==> flow/design.v <==
module tmds_encoder(
    input clk,                   
    input [7:0] color_data,      
    input pll_lock,         
    input vsync,
    input hsync,
    input de,                    
    output reg [9:0] out         
);
wire vsync_r = pll_lock & vsync;
wire hsync_r = pll_lock & hsync;
wire parity = ($countones(color_data) > 4) ? 1 : ((($countones(color_data) == 4) && !color_data[0]) ? 1 : 0);
wire [8:0] q_m; 
assign q_m[0] = color_data[0];
assign q_m[1] = parity ? q_m[0] ^~ color_data[1] : q_m[0] ^ color_data[1];
assign q_m[2] = parity ? q_m[1] ^~ color_data[2] : q_m[1] ^ color_data[2];
assign q_m[3] = parity ? q_m[2] ^~ color_data[3] : q_m[2] ^ color_data[3];
assign q_m[4] = parity ? q_m[3] ^~ color_data[4] : q_m[3] ^ color_data[4];
assign q_m[5] = parity ? q_m[4] ^~ color_data[5] : q_m[4] ^ color_data[5];
assign q_m[6] = parity ? q_m[5] ^~ color_data[6] : q_m[5] ^ color_data[6];
assign q_m[7] = parity ? q_m[6] ^~ color_data[7] : q_m[6] ^ color_data[7];
assign q_m[8] = ~parity;
wire signed [4:0] q_m_diff = $countones(q_m[7:0]) * 2 - 8;  
reg signed [6:0] rd;  
wire rd_sign_match = (rd[4] == q_m_diff[4]);  
always @ (posedge clk) begin
    if (~pll_lock | ~de) begin
        out <= {~vsync_r, 9'b101010100} ^ {10{hsync_r}};
        rd <= 0;
    end else begin
        if (rd_sign_match) begin
            out <= {1'b1, q_m[8], ~{q_m[7:0]}};      
            rd  <= rd - q_m_diff - q_m[8];
        end else begin
            out <= {1'b0, q_m};       
            rd  <= rd + q_m_diff + q_m[8];
        end
    end
end
endmodule
* From RTL to reports: tmds_encoder
What the tools print for tmds_encoder, step after step. Line numbers count from 1 in the design file above. Operators: Yosys type, input widths -> output width; for muxes data width and select width s. Library cell names are shortened. Not given: n/a
Inputs: design top tmds_encoder, clock input clk, cell library sky130hd, corner tt_025C_1v80

* Elaborated design
Counts by Yosys on the flattened word-level netlist (proc, flatten, opt, wreduce; memories kept). Register bits leave out memories and registers merged into their read ports (data or address); mux counts leave out enables and synchronous resets folded into registers. Print and check cells are left out. Cells with the same type and inputs are merged into one.
Cells by class: $lt $le $gt $ge 1, equality and inequality tests 17, bitwise gates (word level) 23, reductions and logical operators 2, muxes and demuxes 12, $add $sub $neg 19
Operators with widths (count):
- $gt 32x3->1 const B | 1
- $mux 10 | 2
- $add 4x1->4 | 4
- $eqx 1x1->1 const B | 15
- $xor 10x10->10 | 1
- $mux 1 | 9
- $add 3x1->4 | 2
- $add 7x1->8 | 1
- $eq 8x3->1 const B | 1
- $not 8->8 | 1
- $xnor 1x1->1 | 7
- $xor 1x1->1 | 7
- $add 6x1->7 | 1
- $add 7x1->7 | 1
- $sub 7x1->7 | 1
- $add 7x5->7 | 1
- $sub 7x5->7 | 1
- $mux 7 | 1
- $add 2x1->3 | 2
- $add 5x1->6 | 1
- $add 4x1->5 | 1
- $sub 5x4->5 const B | 1
- $add 1x1->2 | 2
- $not 1->1 | 4
- $and 1x1->1 | 2
- $eq 1x1->1 | 1
- $or 1x1->1 | 1
- $logic_and 1x1->1 | 1
- $logic_not 1->1 | 1
Bit counts: input port bits 13, register bits 17

* Longest topological paths
Longest topological path by Yosys (ltp), each cell counted once; first at word level (registers and memories cut), then after technology mapping (sequential cells cut; the memories' decode and read muxes count).
Logic depth: word-level depth 37, ABC_AREA 1, gate-level depth with buffers 32

* Mapped cells and area
The flow's flattened synthesis, as Yosys stat reports it; memories are mapped. The netlist is that of the ABC_AREA named above (0 if unset); the other value can give another one.
Synthesis totals: buffers 0, synthesis area 1570.3 µm², flip-flop cells 15, mapped cells 200
Cell types:
- dfxtp_1 | count 15, total area 300.288 µm²
- ha_1 | count 17, total area 212.704 µm²
- fa_1 | count 10, total area 200.192 µm²
- inv_1 | count 39, total area 146.39 µm²
- nand2_1 | count 36, total area 135.13 µm²
- nand3_1 | count 14, total area 70.067 µm²
- nand3_2 | count 7, total area 70.067 µm²
- nand2_4 | count 5, total area 56.304 µm²
- xor2_1 | count 6, total area 52.55 µm²
- nand2_2 | count 8, total area 50.048 µm²
- a21oi_1 | count 9, total area 45.043 µm²
- nand3_4 | count 2, total area 35.034 µm²
- o21ai_0 | count 7, total area 35.034 µm²
- xnor2_1 | count 3, total area 26.275 µm²
- nor2_4 | count 2, total area 22.522 µm²
- nor2_1 | count 5, total area 18.768 µm²
- nand3b_1 | count 2, total area 15.014 µm²
- or2_2 | count 2, total area 12.512 µm²
Not listed: further types 9, cells in them 11.

* Worst setup path after synthesis
Source: OpenSTA report_checks on the synthesized netlist (no wires, ideal clock, input and output delay 20% of the period each), path of least setup slack; recovery checks are left aside. Register names are those of the netlist, which keeps one name where synthesis merged equal registers.
Path post-synthesis: path type input to register, start in color_data[3], end reg rd[4], path delay 6307 ps, clock period 10600 ps, external input delay 2120 ps, arrival 8305 ps, driving pins on the path 30, required time 10478 ps, path slack 2173 ps, launch time at the first pin 2120 ps, period reached after synthesis 8427 ps
"path delay" = arrival - input delay + setup time. "driving pins on the path" counts driving pins, that of a launching flip-flop among them; a cell with two outputs on the path counts twice. "period reached after synthesis" is the clock period less the worst setup slack; recovery checks do not enter. This is arithmetic on one report: input and output delays are still those of the set period (20% each). Between the ends stands the longest chain of elaborated cells between them, by number of cells; it is not shown to be the way that was timed. Of several equally long chains one is given. Each line given opens the expression or statement behind the cell; cells for indexed reads and writes are added by Yosys, which also makes memories of some case tables. A register here has more assigning lines than the two given.
On the way, post-synthesis: path through inv_1 fa_1 fa_1 fa_1 inv_1 ha_1 inv_1 fa_1 nand3_1 nand3_2 nand2_2 nand2_1 nand2_2 inv_1 nand3_2 nand2_4 inv_1 fa_1 fa_1 fa_1 ha_1 fa_1 xnor2_1 ha_1 inv_1 ha_1 a21oi_1 or2_2 nand3_1 a21oi_1, length of the longest elaborated chain 34, elaborated cells between the ends (all ways) 51, RTL lines with such cells 14, those cells by class add/sub: 16; compare: 1; eq/ne: 10; mux: 10; logic: 13; reduce/logical: 1
RTL lines, path post-synthesis:
- start: declaration | line 3 | input [7:0] color_data,
- $eqx 1x1->1 | line 12 | wire parity = ($countones(color_data) > 4) ? 1 : ((($countones(color_data) == 4) && !color_data[0]) ? 1 : 0);
- $add 4x1->5 | line 12
- $add 5x1->6 | line 12
- $add 6x1->7 | line 12
- $add 7x1->8 | line 12
- $eq 8x3->1 | line 12
- $logic_and 1x1->1 | line 12
- [17 not listed]
- $add 2x1->3 | line 23 | wire signed [4:0] q_m_diff = $countones(q_m[7:0]) * 2 - 8;
- $add 3x1->4 | line 23
- $add 4x1->4 (4 in a row) | line 23
- $sub 5x4->5 | line 23
- $add 7x5->7 | line 36 | rd  <= rd + q_m_diff + q_m[8];
- $add 7x1->7 | line 36
- $mux 7 | line 31 | if (rd_sign_match) begin
- end: assignment | line 33 | rd  <= rd - q_m_diff - q_m[8];
- end: assignment | line 36
- end: declaration | line 24 | reg signed [6:0] rd;

* Path in the finished layout
Path of least setup slack in the final report of run A (OpenROAD, finished layout, wires in). Where an end is a register, its clock arrival counts in the times. The path's times are printed in steps of 10 ps; the period is the one set.
Path post-layout: path type input to register, start in color_data[3], end reg out[4], required time 7150 ps, arrival 7770 ps, path slack -620 ps, clock period 6890 ps, external input delay 1380 ps, launch time at the first pin 1380 ps, driving pins on the path 34
Between the ends stands the longest chain of elaborated cells between them, by number of cells; it is not shown to be the way that was timed. Of several equally long chains one is given. A register here has more assigning lines than the two given.
On the way, post-layout: path through buf_6 buf_6 inv_12 fa_1 fa_1 fa_1 inv_2 ha_4 inv_2 fa_1 nand2_1 nor2_2 nor2_2 nor2_4 nand3_4 buf_12 nand3_4 nand2_4 inv_2 fa_1 fa_1 fa_1 ha_2 fa_2 buf_4 xor2_1 or2_1 nand2_2 inv_2 nor2_4 inv_2 nand2_1 o21ai_0 nand2_1, length of the longest elaborated chain 34, elaborated cells between the ends (all ways) 48, RTL lines with such cells 13, those cells by class add/sub: 12; compare: 1; eq/ne: 10; mux: 11; logic: 13; reduce/logical: 1
RTL lines, path post-layout:
- start: declaration | line 3 | input [7:0] color_data,
- $eqx 1x1->1 | line 12 | wire parity = ($countones(color_data) > 4) ? 1 : ((($countones(color_data) == 4) && !color_data[0]) ? 1 : 0);
- $add 4x1->5 | line 12
- $add 5x1->6 | line 12
- $add 6x1->7 | line 12
- $add 7x1->8 | line 12
- $eq 8x3->1 | line 12
- $logic_and 1x1->1 | line 12
- [17 not listed]
- $add 2x1->3 | line 23 | wire signed [4:0] q_m_diff = $countones(q_m[7:0]) * 2 - 8;
- $add 3x1->4 | line 23
- $add 4x1->4 (4 in a row) | line 23
- $sub 5x4->5 | line 23
- $eq 1x1->1 | line 25 | wire rd_sign_match = (rd[4] == q_m_diff[4]);
- $mux 10 | line 31 | if (rd_sign_match) begin
- $mux 10 | line 27 | if (~pll_lock | ~de) begin
- end: assignment | line 28 | out <= {~vsync_r, 9'b101010100} ^ {10{hsync_r}};
- end: assignment | line 32 | out <= {1'b1, q_m[8], ~{q_m[7:0]}};
- end: declaration | line 8 | output reg [9:0] out

Add stored flow runs of tmds_encoder

Measured results for tmds_encoder: 2 stored runs of the Yosys and OpenROAD flow on sky130hd. The settings differ; the order carries no meaning. The constraints put input and output delay at 20% of the set period each and load the outputs with 0.01 pF.
"reached clock period" = clock period - worst setup slack. The figure is calculated, with input and output delays left at 20% of the set period.
"time of the worst setup path": the worst setup path's part of the clock period (all of it between registers, 20% less for each end at a port) less its slack. A launch clock that arrives late makes it longer, a capture clock that arrives late makes it shorter.
"time of the worst setup path" is known to 10 ps.

* Run A | settings: period_ns 6.89; CORE_UTILIZATION 54; SETUP_SLACK_MARGIN 1.45; PLACE_DENSITY_LB_ADDON 0.01; CORE_MARGIN 10; ABC_AREA 1; CTS_CLUSTER_SIZE 84; CTS_CLUSTER_DIAMETER 72; CAP_MARGIN 25; SLEW_MARGIN 20 | results: post-synthesis cell area 1570.3 µm²; die outline area 5464.9 µm²; standard-cell area after routing 2442.3 µm²; final utilization 88.6%; lowest setup slack -620 ps; total negative slack -7099 ps; lowest hold slack 699 ps; reached clock period 7510 ps; time of the worst setup path 6130 ps; kind of the worst setup path input to register
* Run B | settings: period_ns 9.85; CORE_UTILIZATION 69; CAP_MARGIN 20; CORE_MARGIN 2; SLEW_MARGIN 20 | results: post-synthesis cell area 1461.4 µm²; die outline area 2502.0 µm²; standard-cell area after routing 1729.2 µm²; final utilization 87.2%; lowest setup slack 693 ps; total negative slack 0 ps; lowest hold slack 658 ps; reached clock period 9157 ps; time of the worst setup path 7190 ps; kind of the worst setup path input to register
